==> flow/design.v <==
module LEDLamp ( input clk,
	     input pulse,
	     output  LED);
COUNTER500 Counter00(clk,pulse,LED);
endmodule
module COUNTER500(input clk,      
                  input rstn,                
		  output reg allow);
 reg[10:0] out = 500 ;   
 always @ (posedge clk) begin  
    if ( rstn) begin 
      	out <= 0 ;
 	allow<=1;
	end	
    else if(out >= 500)
	allow <= 0;		  
    else  
      out <= out + 1 ;  
  end  
endmodule
* Tool chain data of LEDLamp
The steps from the RTL of LEDLamp to its reports follow in flow order.
Line numbers count from 1 in the design file above.
Operators carry their Yosys type and port widths (W data, S select, Z words).
Cell names lack the library's common part.
A cell with -- has no value.
- Top :: LEDLamp
- Clock input :: clk
- Standard-cell library :: sky130hd
- Library corner :: tt_025C_1v80

* Elaborated design
Counts by Yosys on the flattened word-level netlist (proc, flatten, opt, wreduce; memories kept). Register bits leave out memories and registers merged into their read ports (data or address); mux counts leave out enables and synchronous resets folded into registers. Print and check cells are left out. Cells with the same type and inputs are merged into one.
- Register bits after elaboration :: 12
- Latch bits :: 0
- Bits in writable memories :: 0
- Memory bits (read-only) :: 0
- Word width x clocked read ports :: 0
- Memory cells :: 0
- Word-level cells :: 4
- $add $sub $neg :: 1
- Multiply operators :: 0
- Div/mod/pow operators :: 0
- $lt $le $gt $ge :: 1
- Equality and inequality tests :: 0
- Shifts and indexed selects :: 0
- Muxes and demuxes :: 0
- Bitwise operators :: 0
- Reductions and logical operators :: 0
** Operator list (count)
- $add A11 B1 Y11 const B :: 1
- $ge A11 B9 Y1 const B :: 1

* Depth
Depth = most cells in a row (Yosys ltp): at word level without a register or memory, in the mapped netlist without a sequential cell, where the memories' decode and read muxes count.
- Depth in word-level cells :: 1
- ABC_AREA :: 0
- Depth in mapped cells :: 4
- Mapped depth without buffers :: 4

* After synthesis
Yosys stat after the flow's synthesis: flattened, memories mapped to cells. It holds for the ABC_AREA given above (unset counts as 0); a run with the other value may have another netlist.
- Standard cells after synthesis :: 65
- Chip area (Yosys) :: 624.3 um2
- Sequential part of the area :: 240.2 um2
- Flip-flops :: 12
- Buffers :: 4
** Cell types
- dfxtp_1 :: count 12, total area 240.23 um2
- a2111oi_4 :: count 1, total area 27.526 um2
- a21oi_1 :: count 5, total area 25.024 um2
- ha_1 :: count 2, total area 25.024 um2
- and4b_1 :: count 2, total area 20.019 um2
- nor2_1 :: count 5, total area 18.768 um2
- nor2b_1 :: count 3, total area 18.768 um2
- a41oi_1 :: count 2, total area 17.517 um2
- and4_1 :: count 2, total area 17.517 um2
- a211oi_1 :: count 2, total area 15.014 um2
- a211oi_2 :: count 1, total area 12.512 um2
- nand2b_1 :: count 2, total area 12.512 um2
- nor4_1 :: count 2, total area 12.512 um2
- clkbuf_1 :: count 3, total area 11.261 um2
- inv_1 :: count 3, total area 11.261 um2
- mux2_1 :: count 1, total area 11.261 um2
- mux2_2 :: count 1, total area 11.261 um2
- nand4bb_1 :: count 1, total area 11.261 um2
Other cell types: 13; their cells: 15.
By module: a second synthesis without flattening, with its own total; a netlist apart from the flattened one above.
- Cell total of the unflattened synthesis :: 65
- Area (unflattened synthesis) :: 624.3 um2
Each row is one instance without its submodules.
** By module
- COUNTER500 :: instances 1, cells 65, area 624.3 um2, seq. area 240.2 um2
- LEDLamp :: instances 1, cells 0, area 0.0 um2, seq. area 0.0 um2

* Path before layout
Path of least setup slack by OpenSTA after synthesis, without wires, with an ideal clock, recovery checks aside; 20% of the period is set as input and as output delay. Where synthesis merged equal registers, the netlist keeps one of their names.
- Kind :: flip-flop to flip-flop
- From :: register Counter00.out[2]
- To :: register Counter00.out[3]
- Period :: 2.11 ns
- Arrival :: 1.422 ns
- Data required time :: 1.987 ns
- Setup slack :: 0.565 ns
- Delay of the path :: 1.545 ns
- Driving pins on the path :: 4
- Path buffers :: 0
- Synthesis period reached :: 1.545 ns
"delay of the path" is the arrival time less input delay plus setup time.
"driving pins on the path" counts driving pins, that of a launching flip-flop among them; a cell with two outputs on the path counts twice.
"synthesis period reached" = period - worst setup slack (recovery checks aside). The figure is calculated, with input and output delays left at 20% of the set period.
The rows between start and end are the longest chain of elaborated cells between them; the timing report does not say that the signal goes this way. Where chains are equally long, one stands for them.
A line is the first line of the expression or statement that the cell stems from. Yosys adds cells for indexed reads and writes and turns some case tables into memories.
- Cells stage by stage :: dfxtp_1 -> or3b_4 -> a2111oi_4 -> mux2_1
- Length of the longest elaborated chain :: 1
** RTL lines, path after synthesis
- start, declared :: line 9 : reg[10:0] out = 500 ;
- start, assigned :: line 12 : out <= 0 ;
- start, assigned :: line 18 : out <= out + 1 ;
- $add A11 B1 Y11 :: line 18
- end, assigned :: line 12
- end, assigned :: line 18
- end, declared :: line 9

* Timing after layout
Path of least setup slack in the final report of record 1 (OpenROAD, finished layout, wires in). Where an end is a register, its clock arrival counts in the times.
- Kind :: flip-flop to output port
- From :: register Counter00.allow
- To :: output port LED
- Period :: 2.97 ns
- External output delay :: 0.59 ns
- Arrival :: 1.14 ns
- Data required time :: 2.38 ns
- Setup slack :: 1.23 ns
- Driving pins on the path :: 2
- Path buffers :: 1
- Cells stage by stage :: dfxtp_1 -> clkdlybuf4s50_1
- Length of the longest elaborated chain :: 0
** RTL lines, path after layout
- start, declared :: line 8 : output reg allow);
- start, assigned :: line 13 : allow<=1;
- start, assigned :: line 16 : allow <= 0;
- end, declared :: line 3 : output LED);

Subject: LEDLamp on sky130hd, stored results

Hello all,

Record of 2 stored runs of the RTL-to-layout flow on LEDLamp, platform sky130hd. The runs are unordered. Constraints: input delay and output delay 20% of the set period each, output load 0.01 pF.
"period achieved" means the clock period less the worst setup slack. The figure is calculated, with input and output delays left at 20% of the set period.
"worst setup path time" = time allowed to the worst setup path (clock period - input delay - output delay, where it has them) - its slack; a late launch clock adds to it, a late capture clock takes from it.
By "power consumption" is meant OpenSTA's value without simulated activity: inputs other than the clock are taken to toggle once in ten clock periods, and the tool carries that through the logic.

** Record 1
- Settings :: period_ns=2.97; CORE_UTILIZATION=43; PLACE_DENSITY_LB_ADDON=0.28; CORE_ASPECT_RATIO=0.91; CORE_MARGIN=6; CELL_PAD_IN_SITES_GLOBAL_PLACEMENT=1; TNS_END_PERCENT=30; MIN_ROUTING_LAYER=met1; MAX_ROUTING_LAYER=met5; CAP_MARGIN=20; SLEW_MARGIN=20
- Power consumption :: 0.0003152 W
- Area of the die :: 2511.5 um2
- Area of the synthesized netlist :: 624.3 um2
- Period achieved :: 1.735 ns
- Worst setup path time :: 1.14 ns
- Critical path type :: flip-flop to output port
- Worst hold slack in the final report :: 0.451 ns
- Std-cell area (final layout) :: 681.9 um2
- Smallest setup slack :: 1.235 ns
- Total negative slack on setup checks :: 0.000 ns
- Post-route utilization :: 53.4%

** Record 2
- Settings :: period_ns=1.94; CORE_UTILIZATION=49; SETUP_SLACK_MARGIN=0.41; PLACE_DENSITY=0.83; CORE_ASPECT_RATIO=0.62; CORE_MARGIN=9; GPL_TIMING_DRIVEN=0; GPL_ROUTABILITY_DRIVEN=0; CTS_CLUSTER_SIZE=26; CAP_MARGIN=35; SLEW_MARGIN=20
- Outcome :: no final report: floorplanning broke off with PDN-0185

Thanks
