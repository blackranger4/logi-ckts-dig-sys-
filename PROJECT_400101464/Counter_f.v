==> flow/design.v <==
module counter (input clk,      
                input rstn,                
                output reg[10:0] out);    
  always @ (posedge clk) begin  
    if ( rstn)  
      out <= 0;  
    else  
      out <= out + 1;  
  end  
endmodule 
== Reports on counter ==
What the tools print for counter, step after step.
Lines are those of the file above, counted from 1.
Library cell names are shortened.
A cell with - has no value.

* Top module: counter
* Clock input: clk
* Standard-cell library: sky130hd
* Timing corner: tt_025C_1v80

== Word level ==
Counts by Yosys on the flattened word-level netlist (proc, flatten, opt, wreduce; memories kept). Register bits leave out memories and registers merged into their read ports (data or address); mux counts leave out enables and synchronous resets folded into registers. Print and check cells are left out. Cells with the same type and inputs are merged into one.

* Output and inout port bits: 11
* Register bits after elaboration: 11
* Input bits: 2
* Elaborated cells: 2

* Add/subtract/negate cells: 1

{| class="wikitable"
|+ Operator list
! operator !! number
|-
| 11-bit by 1-bit adder with 11-bit output (second input constant) || 1
|}

== Depth ==
Longest topological path by Yosys (ltp), each cell counted once; first at word level (registers and memories cut), then after technology mapping (sequential cells cut; the memories' decode and read muxes count).

* Depth after elaboration: 1
* ABC_AREA: 0
* Depth in mapped cells: 4
* Gate-level depth less buffers: 4

== Synthesis result ==
The flow's flattened synthesis, as Yosys stat reports it; memories are mapped. The netlist is that of the ABC_AREA named above (0 if unset); the other value can give another one.

{| class="wikitable"
|+ Cell types
! cell type !! number !! total area (sq um)
|-
| dfxtp_1 || 11 || 220.211
|-
| a21oi_1 || 6 || 30.029
|-
| o31ai_1 || 4 || 30.029
|-
| or4_1 || 4 || 30.029
|-
| nand3_4 || 1 || 17.517
|-
| xor2_1 || 2 || 17.517
|-
| nand3_1 || 3 || 15.014
|-
| nor2_1 || 4 || 15.014
|-
| ha_1 || 1 || 12.512
|-
| nand2_1 || 3 || 11.261
|-
| o21ai_0 || 2 || 10.01
|-
| xnor2_1 || 1 || 8.758
|-
| buf_4 || 1 || 7.507
|-
| or3_2 || 1 || 7.507
|-
| nand4_1 || 1 || 6.256
|-
| nor2b_1 || 1 || 6.256
|-
| or3_1 || 1 || 6.256
|-
| inv_1 || 1 || 3.754
|}

* Mapped area: 455.4 sq um
* Area of sequential cells: 220.2 sq um
* Mapped cells: 48
* Buffer cells: 1
* Mapped flip-flops: 11

== Timing after synthesis ==
Path of least setup slack by OpenSTA after synthesis, without wires, with an ideal clock, recovery checks aside; 20% of the period is set as input and as output delay. Where synthesis merged equal registers, the netlist keeps one of their names.

* Path kind: register to register
* Start point: register out[0]
* End point: register out[10]
* Library setup time: 0.070 ns
* Data required time: 2.680 ns
* Path delay: 1.381 ns
* Arrival time: 1.311 ns
* Launch time at the first pin: 0.000 ns
* Slack: 1.369 ns
* Stages on the path: 5
* Path buffers: 0
* Period: 2.75 ns
* Synthesis period reached: 1.381 ns

"path delay" = arrival - input delay + setup time.
"stages on the path" counts driving pins, that of a launching flip-flop among them; a cell with two outputs on the path counts twice.
"synthesis period reached" = period - worst setup slack (recovery checks aside). The figure is calculated, with input and output delays left at 20% of the set period.
Between the ends stands the longest chain of elaborated cells between them, by number of cells; it is not shown to be the way that was timed. Of several equally long chains one is given.
A line is the first line of the expression or statement that the cell stems from. Yosys adds cells for indexed reads and writes and turns some case tables into memories.

* Cells stage by stage: dfxtp_1 -> ha_1 -> nand2_1 -> or4_1 -> a21oi_1
* Cells in the longest elaborated chain: 1
* Elaborated cells on any way between the ends: 1
* Source lines of those cells: 1
* Classes of those cells: 1 x add/sub

{| class="wikitable"
|+ RTL lines, path after synthesis
! what !! RTL line !! source
|-
| start: declaration || 3 || <nowiki>output reg[10:0] out);</nowiki>
|-
| start: assignment || 6 || <nowiki>out <= 0;</nowiki>
|-
| start: assignment || 8 || <nowiki>out <= out + 1;</nowiki>
|-
| 11-bit by 1-bit adder with 11-bit output || 8 ||
|-
| end: assignment || 6 ||
|-
| end: assignment || 8 ||
|-
| end: declaration || 3 ||
|}

== Worst path after layout ==
Path of least setup slack in the final report of entry B (OpenROAD, finished layout, wires in). Where an end is a register, its clock arrival counts in the times.

* Path kind: register to register
* Start point: register out[0]
* End point: register out[10]
* Stages on the path: 5
* Slack: 0.82 ns
* Launch time at the first pin: 0.27 ns
* Arrival time: 1.67 ns
* Path buffers: 0
* Data required time: 2.49 ns
* Period: 2.29 ns
* Library setup time: 0.06 ns

Between the ends stands the longest chain of elaborated cells between them, by number of cells; it is not shown to be the way that was timed. Of several equally long chains one is given.

* Cells stage by stage: dfxtp_1 -> ha_1 -> nand2_1 -> or4_1 -> a21oi_1
* Cells in the longest elaborated chain: 1
* Elaborated cells on any way between the ends: 1
* Source lines of those cells: 1
* Classes of those cells: 1 x add/sub

{| class="wikitable"
|+ RTL lines, path after layout
! what !! RTL line !! source
|-
| start: declaration || 3 || <nowiki>output reg[10:0] out);</nowiki>
|-
| start: assignment || 6 || <nowiki>out <= 0;</nowiki>
|-
| start: assignment || 8 || <nowiki>out <= out + 1;</nowiki>
|-
| 11-bit by 1-bit adder with 11-bit output || 8 ||
|-
| end: assignment || 6 ||
|-
| end: assignment || 8 ||
|-
| end: declaration || 3 ||
|}

Appendix: measured runs

Below are 2 stored runs of the flow (Yosys, OpenROAD; platform sky130hd) on counter, each with its settings and what was measured, unordered. Constraints: input delay and output delay 20% of the set period each, output load 0.01 pF.
"achieved period": clock period set for the run, less the worst setup slack. It is reckoned from that one timing run; input and output delays stay at 20% of the period that was set.
"critical path time" = time allowed to the worst setup path (clock period - input delay - output delay, where it has them) - its slack; a late launch clock adds to it, a late capture clock takes from it.
"power consumption": no workload was simulated; the value follows from the tool's default switching activity.

=== Entry A ===
{| class="wikitable"
! Setting !! Value
|-
| period_ns || 1.71
|-
| CORE_UTILIZATION || 56
|-
| SETUP_SLACK_MARGIN || 0.36
|-
| PLACE_DENSITY_LB_ADDON || 0.01
|-
| CORE_ASPECT_RATIO || 1.74
|-
| CORE_MARGIN || 5
|-
| GPL_ROUTABILITY_DRIVEN || 0
|-
| CTS_CLUSTER_SIZE || 48
|-
| MAX_ROUTING_LAYER || met5
|-
| CAP_MARGIN || 20
|-
| SLEW_MARGIN || 20
|}
Stopped before the end: floorplanning reported PDN-0185.

=== Entry B ===
{| class="wikitable"
! Setting !! Value
|-
| period_ns || 2.29
|-
| CORE_UTILIZATION || 15
|-
| SETUP_SLACK_MARGIN || 0.66
|-
| PLACE_DENSITY_LB_ADDON || 0.25
|-
| GPL_TIMING_DRIVEN || 0
|-
| MIN_ROUTING_LAYER || met1
|-
| MAX_ROUTING_LAYER || met4
|-
| CAP_MARGIN || 20
|-
| CORE_MARGIN || 2
|-
| SLEW_MARGIN || 20
|-
! Result !! Value
|-
| Utilization after routing || 22.7 %
|-
| Smallest hold slack || 0.479 ns
|-
| Standard-cell area after routing || 641.9 sq um
|-
| Worst slack on setup checks || 0.822 ns
|-
| Power consumption || 0.0003584 W
|-
| Total negative slack || 0.000 ns
|-
| Achieved period || 1.468 ns
|-
| Post-synthesis cell area || 455.4 sq um
|-
| Total die area || 3492.8 sq um
|-
| Critical path time || 1.47 ns
|-
| Kind of the worst setup path || register to register
|}
